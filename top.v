==> flow/design.v <==
module seven_segment_decoder (
    input [2:0] number,        
    output reg [6:0] seg       
);
    always @(*) begin
        case (number)
            3'd1: seg = 7'b1111001;  
            3'd2: seg = 7'b0100100;  
            3'd3: seg = 7'b0110000;  
            3'd4: seg = 7'b0011001;  
            3'd5: seg = 7'b0010010;  
            3'd6: seg = 7'b0000010;  
            default: seg = 7'b1111111;  
        endcase
    end
endmodule
module debounce (
    input clk,            
    input btn_in,         
    output reg btn_out    
);
    reg [15:0] shift_reg = 16'b0;
    always @(posedge clk) begin
        shift_reg <= {shift_reg[14:0], btn_in};
        if (&shift_reg)
            btn_out <= 1;
        else if (~|shift_reg)
            btn_out <= 0;
    end
endmodule
module lfsr_dice (
    input clk,                  
    input enable,               
    output reg [2:0] dice_out   
);
    reg [3:0] lfsr = 4'b1010;
    wire feedback = lfsr[3] ^ lfsr[2];
    always @(posedge clk) begin
        if (enable) begin
            lfsr <= (lfsr == 0) ? 4'b1010 : {lfsr[2:0], feedback};
            if (lfsr < 12)
                dice_out <= (lfsr % 6) + 1;  
        end
    end
endmodule
module dice_roller_top (
    input clk,          
    input btn,          
    output [6:0] seg    
);
    wire debounced_btn;    
    wire [2:0] dice_val;   
    debounce u1 (
        .clk(clk),
        .btn_in(btn),
        .btn_out(debounced_btn)
    );
    lfsr_dice u2 (
        .clk(clk),
        .enable(debounced_btn),
        .dice_out(dice_val)
    );
    seven_segment_decoder u3 (
        .number(dice_val),
        .seg(seg)
    );
endmodule
# == Step by step through the tools: dice_roller_top ==
# What the tools print for dice_roller_top, step after step.
# Lines are those of the file above, counted from 1.
# Cell names lack the library's common part.
# A cell with - has no value.
# inputs
design,dice_roller_top
clk_port,clk
library,sky130hd
lib_corner,tt_025C_1v80

# == Word-level counts ==
# Counts by Yosys on the flattened word-level netlist (proc, flatten, opt, wreduce; memories kept). Register bits leave out memories and registers merged into their read ports (data or address); mux counts leave out enables and synchronous resets folded into registers. Print and check cells are left out. Cells with the same type and inputs are merged into one.
# word_totals
out_inout_bits,7
reg_bits,24
inputBits,2
word_cells,19
# op_classes
mux,1
add_sub_neg,1
reduce_logical,4
div_mod_pow,1
n_eq,6
compare,1
logic,1
# ops
op,count
4-bit by 3-bit remainder unit with 32-bit output (second input constant),1
7-bit parallel mux with 6-bit select,1
16-bit AND reduction,1
16-bit OR reduction,1
3-bit equality test (second input constant),3
3-bit by 2-bit equality test with 1-bit output (second input constant),2
4-bit < comparator (second input constant),1
4-bit zero test,1
3-bit by 1-bit adder with 3-bit output (second input constant),1
3-bit by 1-bit equality test with 1-bit output (second input constant),1
2-bit AND reduction,1
1-bit XOR,1

# == Logic depth ==
# Depth = most cells in a row (Yosys ltp): at word level without a register or memory, in the mapped netlist without a sequential cell, where the memories' decode and read muxes count.
# logic_depth
ltp_word,2
abc_area,0
mapped_depth,10
ltp_nobuf,10

# == After synthesis ==
# The flow's flattened synthesis, as Yosys stat reports it; memories are mapped. The netlist is that of the ABC_AREA named above (0 if unset); the other value can give another one.
# The area totals of this step are shown rounded.
# types
type,count,type_area_um2
dfxtp_1,17,340.326
edfxtp_1,7,210.202
ha_1,7,87.584
nand4_1,6,37.536
nor4_1,5,31.28
nand2b_1,4,25.024
inv_1,5,18.768
nand2_1,5,18.768
xor2_1,2,17.517
a21o_1,2,15.014
o21ai_0,3,15.014
o211ai_2,1,12.512
a311o_1,1,10.01
a31o_2,1,8.758
o2111ai_1,1,8.758
buf_4,1,7.507
nor2_1,2,7.507
o21a_1,1,7.507
# Not listed: further types 4, cells in them 4.
# mapped
ff_cells,24
n_buf,2
cell_count,75
seqArea_mm2,0.00055
yosys_area_mm2,0.0009
# The figures by module come from a second, unflattened synthesis with its own total; it is not the netlist above.
# unflattened
cells_unflattened,71
area_unflattened_mm2,0.00089
# Rows give one instance, submodules left out.
# modules
mod,seq_area_mm2,n_inst,area_mm2,cells
debounce,0.00034,1,0.00044,28
lfsr_dice,0.00021,1,0.00039,32
seven_segment_decoder,0,1,0.000061,11
dice_roller_top,0,1,0,0

# == Path before layout ==
# Path of least setup slack by OpenSTA after synthesis, without wires, with an ideal clock, recovery checks aside; 20% of the period is set as input and as output delay. Where synthesis merged equal registers, the netlist keeps one of their names.
# synth_path
path_type,register -> register
from,register u2.lfsr[2]
to,register u2.dice_out[2]
arrival_ns,1.803
t_required_ns,2.760
setup_slack_ns,0.957
period_ns,2.91
t_first_pin_ns,0.000
delay_ns,1.953
path_buffers,0
driving_pins,10
setup_ns,0.150
synth_period_reached_ns,1.953
# "delay_ns" = arrival - input delay + setup time.
# "driving_pins": output pins that drive a net of the path, with the launching flip-flop's if there is one; two outputs of one cell count as two.
# "synth_period_reached_ns" is the clock period less the worst setup slack; recovery checks do not enter. This is arithmetic on one report: input and output delays are still those of the set period (20% each).
# The rows between start and end are the longest chain of elaborated cells between them; the timing report does not say that the signal goes this way. Where chains are equally long, one stands for them.
# A line is the first line of the expression or statement that the cell stems from. Yosys adds cells for indexed reads and writes and turns some case tables into memories.
# Ways into the end's enable are left out, as the timed path ends at the data pin.
# synth_between
cell_sequence,edfxtp_1 ha_1 ha_1 nor2_1 o2111ai_1 nand2_1 ha_1 inv_1 a311o_1 o211ai_2
elab_chain_len,2
cone_cells,2
cone_lines,1
classes_between,add/sub: 1; div: 1
# synth_lines
element,line_no,text
from (decl),36,reg [3:0] lfsr = 4'b1010;
from (assign),40,"lfsr <= (lfsr == 0) ? 4'b1010 : {lfsr[2:0], feedback};"
4-bit by 3-bit remainder unit with 32-bit output,42,dice_out <= (lfsr % 6) + 1;
3-bit by 1-bit adder with 3-bit output,42,
to (assign),42,
to (decl),34,output reg [2:0] dice_out

# == Worst path after layout ==
# From the final timing report of record 1: the path of least setup slack in the routed layout; clock arrival at registers is part of the times.
# layout_path
path_type,register -> register
from,register u2.lfsr[2]
to,register u2.dice_out[2]
setup_slack_ns,-0.41
path_buffers,0
arrival_ns,1.96
t_first_pin_ns,0.26
setup_ns,0.15
period_ns,1.44
driving_pins,9
t_required_ns,1.56
# The rows between start and end are the longest chain of elaborated cells between them; the timing report does not say that the signal goes this way. Where chains are equally long, one stands for them.
# Ways into the end's enable are left out, as the timed path ends at the data pin.
# layout_between
cell_sequence,edfxtp_1 ha_2 nand2b_1 a21o_1 nand2_2 ha_4 inv_2 a311o_1 o211ai_2
elab_chain_len,2
cone_cells,2
cone_lines,1
classes_between,add/sub: 1; div: 1
# layout_lines
element,line_no,text
from (decl),36,reg [3:0] lfsr = 4'b1010;
from (assign),40,"lfsr <= (lfsr == 0) ? 4'b1010 : {lfsr[2:0], feedback};"
4-bit by 3-bit remainder unit with 32-bit output,42,dice_out <= (lfsr % 6) + 1;
3-bit by 1-bit adder with 3-bit output,42,
to (assign),42,
to (decl),34,output reg [2:0] dice_out

Add stored flow runs of dice_roller_top

Settings and measured results of 2 stored flow runs for module dice_roller_top (sky130hd), not sorted in any way. The constraints put input and output delay at 20% of the set period each and load the outputs with 0.01 pF.
"achievedPeriod_ns" means the clock period less the worst setup slack. The figure is calculated, with input and output delays left at 20% of the set period.
"design_power_mw" rests on the timing tool's default activity at the inputs, not on a simulated workload.
Values from the reports are rounded here.

Record 1, flow files:
==> flow/run.sh <==
#!/bin/bash
# the make line also repeats the synthesis and layout settings of config.mk as NAME=value (left out here)
make -C /OpenROAD-flow-scripts/flow DESIGN_CONFIG=/design/flow/config.mk WORK_HOME=/design/flow/orfs CLKGATE_MAP_FILE= finish
==> flow/config.mk <==
export PLATFORM = sky130hd
export DESIGN_NAME = dice_roller_top
export DESIGN_NICKNAME = dice_roller_top
export VERILOG_FILES = /design/flow/design.v
export SDC_FILE = /design/flow/constraint.sdc
export NUM_CORES = 4
export LEC_CHECK = 0
export CAP_MARGIN = 15
export CELL_PAD_IN_SITES_DETAIL_PLACEMENT = 1
export CORE_ASPECT_RATIO = 1.56
export CORE_MARGIN = 2
export CORE_UTILIZATION = 17
export CTS_CLUSTER_DIAMETER = 247
export GPL_ROUTABILITY_DRIVEN = 1
export MIN_ROUTING_LAYER = met2
export PLACE_DENSITY_LB_ADDON = 0.13
export SETUP_SLACK_MARGIN = 0.2
export SLEW_MARGIN = 20
==> flow/constraint.sdc <==
create_clock -name core_clock -period 1.44 [get_ports {clk}]
set_input_delay 0.2880 -clock core_clock [delete_from_list [all_inputs] [get_ports {clk}]]
set_output_delay 0.2880 -clock core_clock [all_outputs]
set_load 0.01 [all_outputs]

==> results of record 1, as CSV <==
result,value
worstSetupSlack_ns,-0.41
synth_area_mm2,0.0009
design_power_mw,1.1
final_die_area_mm2,0.0059
stdcell_area_mm2,0.0014
achievedPeriod_ns,1.846

Record 2, flow files:
==> flow/run.sh <==
#!/bin/bash
# the make line also repeats the synthesis and layout settings of config.mk as NAME=value (left out here)
make -C /OpenROAD-flow-scripts/flow DESIGN_CONFIG=/design/flow/config.mk WORK_HOME=/design/flow/orfs CLKGATE_MAP_FILE= finish
==> flow/config.mk <==
export PLATFORM = sky130hd
export DESIGN_NAME = dice_roller_top
export DESIGN_NICKNAME = dice_roller_top
export VERILOG_FILES = /design/flow/design.v
export SDC_FILE = /design/flow/constraint.sdc
export NUM_CORES = 4
export LEC_CHECK = 0
export ABC_AREA = 0
export CAP_MARGIN = 35
export CELL_PAD_IN_SITES_DETAIL_PLACEMENT = 2
export CELL_PAD_IN_SITES_GLOBAL_PLACEMENT = 1
export CORE_MARGIN = 2
export CORE_UTILIZATION = 64
export GPL_TIMING_DRIVEN = 0
export SLEW_MARGIN = 5
==> flow/constraint.sdc <==
create_clock -name core_clock -period 3.44 [get_ports {clk}]
set_input_delay 0.6880 -clock core_clock [delete_from_list [all_inputs] [get_ports {clk}]]
set_output_delay 0.6880 -clock core_clock [all_outputs]
set_load 0.01 [all_outputs]

Record 2: unfinished; error DPL-0033 in placement
